==> flow/design.v <==
module PWM_Divider #(
	parameter DIVISOR = 28'd1000000, 
	parameter DUTY_CYCLE = 7'd50,
	parameter DYNAMIC = 1'd0) (
	input wire clk,
	input [7:0] adc,
	output reg pwm
);
reg [27:0] counter = 28'd0;
always @(posedge clk)
begin
	counter <= counter + 28'd1;
	if(DYNAMIC == 1'd1)
			pwm <= (counter<((273*adc)+49999)) ? 1:0;
		else
			pwm <= (counter<((DIVISOR*DUTY_CYCLE)/100)) ? 1:0;
	if(counter >= (DIVISOR-1))
		counter <= 28'd0;
end
endmodule
* Tool chain data of PWM_Divider
What the tools print for PWM_Divider, step after step.
Line numbers count from 1 in the design file above.
Library cell names are shortened.
A cell with n/a has no value.
- Design top :: PWM_Divider
- Clock port :: clk
- Library :: sky130hd
- Corner :: tt_025C_1v80

* After elaboration
Counts by Yosys on the flattened word-level netlist (proc, flatten, opt, wreduce; memories kept). Register bits leave out memories and registers merged into their read ports (data or address); mux counts leave out enables and synchronous resets folded into registers. Print and check cells are left out. Cells with the same type and inputs are merged into one.
- Register bits after elaboration :: 29
- Input port bits :: 9
- Cells after elaboration :: 6
- Add/sub/neg operators :: 1
- Mux-type cells :: 1
- Magnitude comparators :: 2
** Operator list (number)
- adder 28 x 1 -> 28 bit (second input constant) :: 1
- < comparator 28 x 19 -> 1 bit (second input constant) :: 1
- greater-or-equal comparator 28 x 20 -> 1 bit (second input constant) :: 1
- two-way mux 1 bit :: 1

* Longest topological paths
Depth = most cells in a row (Yosys ltp): at word level without a register or memory, in the mapped netlist without a sequential cell, where the memories' decode and read muxes count.
- Depth after elaboration :: 2
- ABC_AREA :: 0
- Depth in mapped cells :: 6
- Mapped depth without buffers :: 5

* Synthesis result
The flow's flattened synthesis, as Yosys stat reports it; memories are mapped. The netlist is that of the ABC_AREA named above (0 if unset); the other value can give another one.
Totals and module areas in this step are rounded.
- Mapped cells :: 128
- Flip-flops :: 29
- Synthesis area :: 0.00119 mm^2
- Sequential part of the area :: 0.000581 mm^2
- Buffer cells :: 4
** Cells by type (number)
- dfxtp_1 :: 29
- nor2_1 :: 17
- xnor2_1 :: 7
- xor2_1 :: 4
- nand2_1 :: 9
- a21oi_1 :: 5
- nand3_1 :: 5
- nor4_1 :: 4
- o21ai_0 :: 5
- or3_1 :: 4
- or4_4 :: 2
- nand3_2 :: 2
- nand4_1 :: 3
- inv_1 :: 4
- nor3_1 :: 3
- or4_1 :: 2
- ha_1 :: 1
- nand4_2 :: 1
Not listed: further types 20, cells in them 21.

* Path before layout
Path of least setup slack by OpenSTA after synthesis, without wires, with an ideal clock, recovery checks aside; 20% of the period is set as input and as output delay. Where synthesis merged equal registers, the netlist keeps one of their names.
- Path type :: register -> register
- From :: register counter[0]
- To :: register counter[14]
- Clock period :: 2550 ps
- Delay of the path :: 1759 ps
- Buffers on the path :: 0
- Arrival time :: 1689 ps
- Driving pins on the path :: 6
- Library setup time :: 70 ps
- Launch time at the first pin :: 0 ps
- Path slack :: 792 ps
- Period reached after synthesis :: 1758 ps
"delay of the path" = arrival - input delay + setup time.
"driving pins on the path" counts driving pins, that of a launching flip-flop among them; a cell with two outputs on the path counts twice.
"period reached after synthesis" is the clock period less the worst setup slack; recovery checks do not enter. This is arithmetic on one report: input and output delays are still those of the set period (20% each).
The rows between start and end are the longest chain of elaborated cells between them; the timing report does not say that the signal goes this way. Where chains are equally long, one stands for them.
Each line given opens the expression or statement behind the cell; cells for indexed reads and writes are added by Yosys, which also makes memories of some case tables.
- Path through :: dfxtp_1 ha_1 nand4_2 or4_4 or3_1 a21oi_1
- Cells in the longest elaborated chain :: 1
** RTL lines, path post-synthesis
- start, declared :: RTL line 9 : reg [27:0] counter = 28'd0;
- start, assigned :: RTL line 12 : counter <= counter + 28'd1;
- start, assigned :: RTL line 18 : counter <= 28'd0;
- adder 28 x 1 -> 28 bit :: RTL line 12
- end, assigned :: RTL line 12
- end, assigned :: RTL line 18
- end, declared :: RTL line 9

* Worst path after layout
From the final timing report of flow run A: the path of least setup slack in the routed layout; clock arrival at registers is part of the times.
The report prints the path's times to 10 ps; the period is as set.
- Path type :: register -> register
- From :: register counter[0]
- To :: register counter[4]
- Library setup time :: 110 ps
- Buffers on the path :: 1
- Launch time at the first pin :: 280 ps
- Path slack :: 1400 ps
- Clock period :: 3600 ps
- Driving pins on the path :: 7
- Arrival time :: 2380 ps
The rows between start and end are the longest chain of elaborated cells between them; the timing report does not say that the signal goes this way. Where chains are equally long, one stands for them.
- Path through :: dfxtp_1 ha_1 and4_2 a211oi_1 o2111ai_1 buf_4 nor2_1
- Cells in the longest elaborated chain :: 1
** RTL lines, path post-layout
- start, declared :: RTL line 9 : reg [27:0] counter = 28'd0;
- start, assigned :: RTL line 12 : counter <= counter + 28'd1;
- start, assigned :: RTL line 18 : counter <= 28'd0;
- adder 28 x 1 -> 28 bit :: RTL line 12
- end, assigned :: RTL line 12
- end, assigned :: RTL line 18
- end, declared :: RTL line 9

Stored flow runs of PWM_Divider (2 of them; Yosys, OpenROAD, sky130hd). They differ in their settings and are not a sequence. Constraints: input delay and output delay 20% of the set period each, output load 0.01 pF.
"achieved clock period" means the clock period less the worst setup slack. The figure is calculated, with input and output delays left at 20% of the set period.
"critical setup path time" means the part of the period allowed to the worst setup path (the constraints hold back 20% at inputs and 20% at outputs) less its slack; where the path has registers, the arrival times of their clocks count too.
By "total design power" is meant OpenSTA's value without simulated activity: inputs other than the clock are taken to toggle once in ten clock periods, and the tool carries that through the logic.
"critical setup path time" is known to 10 ps.
Measured values are rounded.

* Flow run A
** Files
==> flow/run.sh <==
#!/bin/bash
# the make line also repeats the synthesis and layout settings of config.mk as NAME=value (left out here)
make -C /OpenROAD-flow-scripts/flow DESIGN_CONFIG=/design/flow/config.mk WORK_HOME=/design/flow/orfs CLKGATE_MAP_FILE= finish
==> flow/config.mk <==
export PLATFORM = sky130hd
export DESIGN_NAME = PWM_Divider
export DESIGN_NICKNAME = PWM_Divider
export VERILOG_FILES = /design/flow/design.v
export SDC_FILE = /design/flow/constraint.sdc
export NUM_CORES = 4
export LEC_CHECK = 0
export ABC_AREA = 0
export CAP_MARGIN = 15
export CORE_ASPECT_RATIO = 1.15
export CORE_MARGIN = 2
export CORE_UTILIZATION = 25
export MAX_ROUTING_LAYER = met5
export MIN_ROUTING_LAYER = met1
export PLACE_DENSITY_LB_ADDON = 0.26
export SLEW_MARGIN = 20
export TNS_END_PERCENT = 50
==> flow/constraint.sdc <==
create_clock -name core_clock -period 3.6 [get_ports {clk}]
set_input_delay 0.7200 -clock core_clock [delete_from_list [all_inputs] [get_ports {clk}]]
set_output_delay 0.7200 -clock core_clock [all_outputs]
set_load 0.01 [all_outputs]
** Results
- Critical setup path time :: 2200 ps
- Kind of the worst setup path :: register -> register
- Die area :: 0.00533 mm^2
- Worst setup slack after layout :: 1400 ps
- Setup TNS :: 0 ps
- Standard-cell area after routing :: 0.00137 mm^2
- Achieved clock period :: 2205 ps
- Total design power :: 0.587 mW
- Final utilization :: 0.302
- Post-synthesis cell area :: 0.00119 mm^2

* Flow run B
** Files
==> flow/run.sh <==
#!/bin/bash
# the make line also repeats the synthesis and layout settings of config.mk as NAME=value (left out here)
make -C /OpenROAD-flow-scripts/flow DESIGN_CONFIG=/design/flow/config.mk WORK_HOME=/design/flow/orfs CLKGATE_MAP_FILE= finish
==> flow/config.mk <==
export PLATFORM = sky130hd
export DESIGN_NAME = PWM_Divider
export DESIGN_NICKNAME = PWM_Divider
export VERILOG_FILES = /design/flow/design.v
export SDC_FILE = /design/flow/constraint.sdc
export NUM_CORES = 4
export LEC_CHECK = 0
export CAP_MARGIN = 20
export CORE_MARGIN = 10
export CORE_UTILIZATION = 49
export CTS_CLUSTER_DIAMETER = 379
export GPL_TIMING_DRIVEN = 0
export PLACE_DENSITY = 0.54
export SETUP_SLACK_MARGIN = 0.32
export SLEW_MARGIN = 20
==> flow/constraint.sdc <==
create_clock -name core_clock -period 3.05 [get_ports {clk}]
set_input_delay 0.6100 -clock core_clock [delete_from_list [all_inputs] [get_ports {clk}]]
set_output_delay 0.6100 -clock core_clock [all_outputs]
set_load 0.01 [all_outputs]
** Results
- Critical setup path time :: 1920 ps
- Kind of the worst setup path :: register -> register
- Die area :: 0.0048 mm^2
- Worst setup slack after layout :: 1130 ps
- Setup TNS :: 0 ps
- Standard-cell area after routing :: 0.00131 mm^2
- Achieved clock period :: 1918 ps
- Total design power :: 0.603 mW
- Final utilization :: 0.583
- Post-synthesis cell area :: 0.00119 mm^2
